==> flow/design.v <==
module axis_control(
	input wire clk,
	input wire rst_n,
    input  [31:0] s_axis_a_tdata,
    input         s_axis_a_tlast,
    output        s_axis_a_tready,
    input         s_axis_a_tvalid,
    input  [31:0] s_axis_b_tdata,
    input         s_axis_b_tlast,
    output        s_axis_b_tready,
    input         s_axis_b_tvalid,
    output [63:0] m_axis_result_tdata,
    output        m_axis_result_tlast,
    input         m_axis_result_tready,
    output        m_axis_result_tvalid,
    output [31:0] A,
    output [31:0] B,
    input  [63:0] S
	);
    reg [31:0] A_FIFO; 
    reg A_VALID;
    reg A_LAST;
    reg [31:0] B_FIFO; 
    reg B_VALID;
    reg B_LAST;
    wire A_FIFO_FULL;
    wire B_FIFO_FULL;
    wire A_FIFO_wen;
    wire B_FIFO_wen;
    assign A = A_FIFO;
    assign B = B_FIFO;
    assign m_axis_result_tdata = S;
    assign m_axis_result_tlast = A_LAST; 
    assign m_axis_result_tvalid = A_VALID && B_VALID;
    assign s_axis_a_tready = rst_n&&(!A_FIFO_FULL);
    assign A_FIFO_wen = s_axis_a_tready && s_axis_a_tvalid;
    assign A_FIFO_FULL = (!(m_axis_result_tready && A_VALID && B_VALID))&&A_VALID;
    always @(posedge clk or negedge rst_n) begin
        if (!rst_n) begin
            A_FIFO  <= 32'b0;
            A_VALID <= 0;
            A_LAST  <= 0;
        end
        else if (A_FIFO_wen) begin
            A_FIFO  <= s_axis_a_tdata;
            A_VALID <= s_axis_a_tvalid;
            A_LAST  <= s_axis_a_tlast;
        end
        else if (!A_FIFO_FULL) begin
            A_FIFO  <= A_FIFO;
            A_VALID <= 0;
            A_LAST  <= 0;
        end
        else begin
            A_FIFO  <= A_FIFO;
            A_VALID <= A_VALID;
            A_LAST  <= A_LAST;
        end
    end
    assign s_axis_b_tready = !B_FIFO_FULL;
    assign B_FIFO_wen = s_axis_b_tready && s_axis_b_tvalid;
    assign B_FIFO_FULL = (!(m_axis_result_tready && A_VALID && B_VALID))&&B_VALID;
    always @(posedge clk or negedge rst_n) begin
        if (!rst_n) begin
            B_FIFO  <= 32'b0;
            B_VALID <= 0;
            B_LAST  <= 0;
        end
        else if (B_FIFO_wen) begin
            B_FIFO  <= s_axis_b_tdata;
            B_VALID <= s_axis_b_tvalid;
            B_LAST  <= s_axis_b_tlast;
        end
        else if (!B_FIFO_FULL) begin
            B_FIFO  <= B_FIFO;
            B_VALID <= 0;
            B_LAST  <= 0;
        end
        else begin
            B_FIFO  <= B_FIFO;
            B_VALID <= B_VALID;
            B_LAST  <= B_LAST;
        end
    end
endmodule
* Step by step through the tools: axis_control *
The steps from the RTL of axis_control to its reports follow in flow order.
Line numbers count from 1 in the design file above.
Operators carry their Yosys type and port widths (W data, S select, Z words).
Cell names lack the library's common part.
Not given: n/a

inputs
  design top = axis_control
  clock = clk
  standard-cell library = sky130hd
  timing corner = tt_025C_1v80

* Word-level counts *
Source: Yosys, flattened and elaborated, memories not mapped. Widths are those after wreduce. Registers that Yosys merges into a memory's read port (data or address) are not register bits. Print and check cells do not count. Equal cells are merged and count once.

storage and ports
  register bits after elaboration = 67
  bits in latches = 0
  RAM bits = 0
  memory bits (read-only) = 0
  word width x clocked read ports = 0
  memory cells = 0
  input port bits = 135
  cells after elaboration = 23

operators by class
  add/sub/neg operators = 0
  multipliers = 0
  divide/modulo/power cells = 0
  magnitude comparators = 0
  equal/unequal tests = 2
  shifts and indexed selects = 0
  mux-type cells = 5
  bitwise gates (word level) = 0
  reduce/logical cells = 11

operator list
  operator              count
  $logic_and A1 B1 Y1   8
  $mux W1               5
  $ne A2 B2 Y1 const B  2
  $logic_not A1 Y1      3

* Longest topological paths *
Yosys ltp: most cells in a row. Word level: on the elaborated netlist, between registers, memories and ports. Mapped: between sequential cells and ports; inverters and the memories' decode and read muxes count.

depth
  depth in word-level cells = 8
  ABC_AREA = 0
  depth in mapped cells = 4
  gate-level depth less buffers = 3

* Synthesis result *
Yosys stat after the flow's synthesis: flattened, memories mapped to cells. It holds for the ABC_AREA given above (unset counts as 0); a run with the other value may have another netlist.

mapped netlist
  cells in the netlist = 213
  synthesis area = 3298.2 um^2
  sequential part of the area = 1676.6 um^2
  mapped flip-flops = 67
  buffers = 70

cells by type
  cell type  count
  dfrtp_1    67
  mux2_4     60
  buf_4      64
  buf_12     3
  mux2_2     4
  buf_6      3
  a21boi_4   1
  a21bo_4    1
  nand2b_1   2
  nand2_4    1
  nor2_4     1
  and2b_1    1
  nand2_1    2
  and2_1     1
  nand3_1    1
  o21ai_0    1

* Path before layout *
Path of least setup slack by OpenSTA after synthesis, without wires, with an ideal clock, recovery checks aside; 20% of the period is set as input and as output delay. Where synthesis merged equal registers, the netlist keeps one of their names.

path after synthesis
  path type = register to register
  start = register B_VALID
  end = register B_FIFO[0]
  period = 1.8 ns
  library setup time = 0.125 ns
  launch time at the first pin = 0.000 ns
  data arrival time = 1.197 ns
  slack = 0.478 ns
  path delay = 1.322 ns
  stages = 5
  path buffers = 1
  period reached after synthesis = 1.322 ns

"path delay" = arrival - input delay + setup time.
"stages": output pins that drive a net of the path, with the launching flip-flop's if there is one; two outputs of one cell count as two.
"period reached after synthesis" = period - worst setup slack (recovery checks aside). The figure is calculated, with input and output delays left at 20% of the set period.
The rows between start and end are the longest chain of elaborated cells between them; the timing report does not say that the signal goes this way. Where chains are equally long, one stands for them.
Each line given opens the expression or statement behind the cell; cells for indexed reads and writes are added by Yosys, which also makes memories of some case tables.
A register here has more assigning lines than the two given.

on the way, after synthesis
  cells stage by stage = dfrtp_1 a21bo_4 nand2_4 buf_12 mux2_4
  length of the longest elaborated chain = 5
  elaborated cells between the ends (all ways) = 5
  those cells by class = reduce/logical (5)

RTL lines, path after synthesis
  item                 line  RTL
  start: declaration   24    reg B_VALID;
  start: assignment    66    B_VALID <= 0;
  start: assignment    71    B_VALID <= s_axis_b_tvalid;
  $logic_and A1 B1 Y1  62    assign B_FIFO_FULL = (!(m_axis_result_tready && A_VALID && B_VALID))&&B_VALID;
  $logic_not A1 Y1     62
  $logic_and A1 B1 Y1  62
  $logic_not A1 Y1     60    assign s_axis_b_tready = !B_FIFO_FULL;
  $logic_and A1 B1 Y1  61    assign B_FIFO_wen = s_axis_b_tready && s_axis_b_tvalid;
  end: assignment      65    B_FIFO  <= 32'b0;
  end: assignment      70    B_FIFO  <= s_axis_b_tdata;
  end: declaration     23    reg [31:0] B_FIFO;

* Timing after layout *
From the final timing report of run 1: the path of least setup slack in the routed layout; clock arrival at registers is part of the times.

path after layout
  path type = register to output
  start = register A_VALID
  end = output port s_axis_a_tready
  period = 2.09 ns
  output delay = 0.42 ns
  launch time at the first pin = 0.34 ns
  data arrival time = 1.59 ns
  slack = 0.08 ns
  stages = 4
  path buffers = 1

The rows between start and end are the longest chain of elaborated cells between them; the timing report does not say that the signal goes this way. Where chains are equally long, one stands for them.
A register here has more assigning lines than the two given.

on the way, after layout
  cells stage by stage = dfrtp_1 a21boi_4 and2b_1 clkdlybuf4s50_1
  length of the longest elaborated chain = 6
  elaborated cells between the ends (all ways) = 6
  those cells by class = reduce/logical (6)

RTL lines, path after layout
  item                              line  RTL
  start: declaration                21    reg A_VALID;
  start: assignment                 41    A_VALID <= 0;
  start: assignment                 46    A_VALID <= s_axis_a_tvalid;
  $logic_and A1 B1 Y1 (2 in a row)  37    assign A_FIFO_FULL = (!(m_axis_result_tready && A_VALID && B_VALID))&&A_VALID;
  $logic_not A1 Y1                  37
  $logic_and A1 B1 Y1               37
  $logic_not A1 Y1                  35    assign s_axis_a_tready = rst_n&&(!A_FIFO_FULL);
  $logic_and A1 B1 Y1               35
  end: declaration                  6     output        s_axis_a_tready,

Top module axis_control; platform sky130hd; tools Yosys and OpenROAD; 2 stored runs in no particular order. Input and output delays are each 20% of the period that was set; the output load is 0.01 pF.
"achieved clock period (ns)" means the clock period less the worst setup slack. The figure is calculated, with input and output delays left at 20% of the set period.
By "worst setup path time (ns)" is meant the share of the clock period that the worst setup path is allowed (20% is reserved at inputs, 20% at outputs), minus its slack. Clock arrival times at its registers enter into it.
"finish__power__total" rests on the timing tool's default activity at the inputs, not on a simulated workload.

settings of run 1
{
  "period_ns": 2.09,
  "CORE_UTILIZATION": 16,
  "PLACE_DENSITY_LB_ADDON": 0.12,
  "CORE_ASPECT_RATIO": 1.7,
  "CORE_MARGIN": 3,
  "GPL_ROUTABILITY_DRIVEN": 1,
  "CAP_MARGIN": 40,
  "MAX_ROUTING_LAYER": "met5",
  "SLEW_MARGIN": 20
}
report of run 1
yosys chip area after synthesis (um^2): 3298.2
finish__design__die__area: 22432.8
finish__design__instance__area__stdcell: 4748.3
finish__design__instance__utilization: 0.2380
finish__timing__setup__ws: 0.079
finish__timing__setup__tns: 0.000
finish__timing__hold__ws: 0.138
finish__power__total: 4.656e-03
achieved clock period (ns): 2.011
worst setup path time (ns): 1.59
worst setup path kind: register to output

settings of run 2
{
  "period_ns": 1.65,
  "SETUP_SLACK_MARGIN": -0.01,
  "CAP_MARGIN": 20,
  "CORE_MARGIN": 2,
  "CORE_UTILIZATION": 40,
  "SLEW_MARGIN": 20
}
report of run 2
yosys chip area after synthesis (um^2): 3298.2
finish__design__die__area: 8988.0
finish__design__instance__area__stdcell: 4540.6
finish__design__instance__utilization: 0.5611
finish__timing__setup__ws: 0.065
finish__timing__setup__tns: 0.000
finish__timing__hold__ws: 0.222
finish__power__total: 5.454e-03
achieved clock period (ns): 1.585
worst setup path time (ns): 1.26
worst setup path kind: register to output
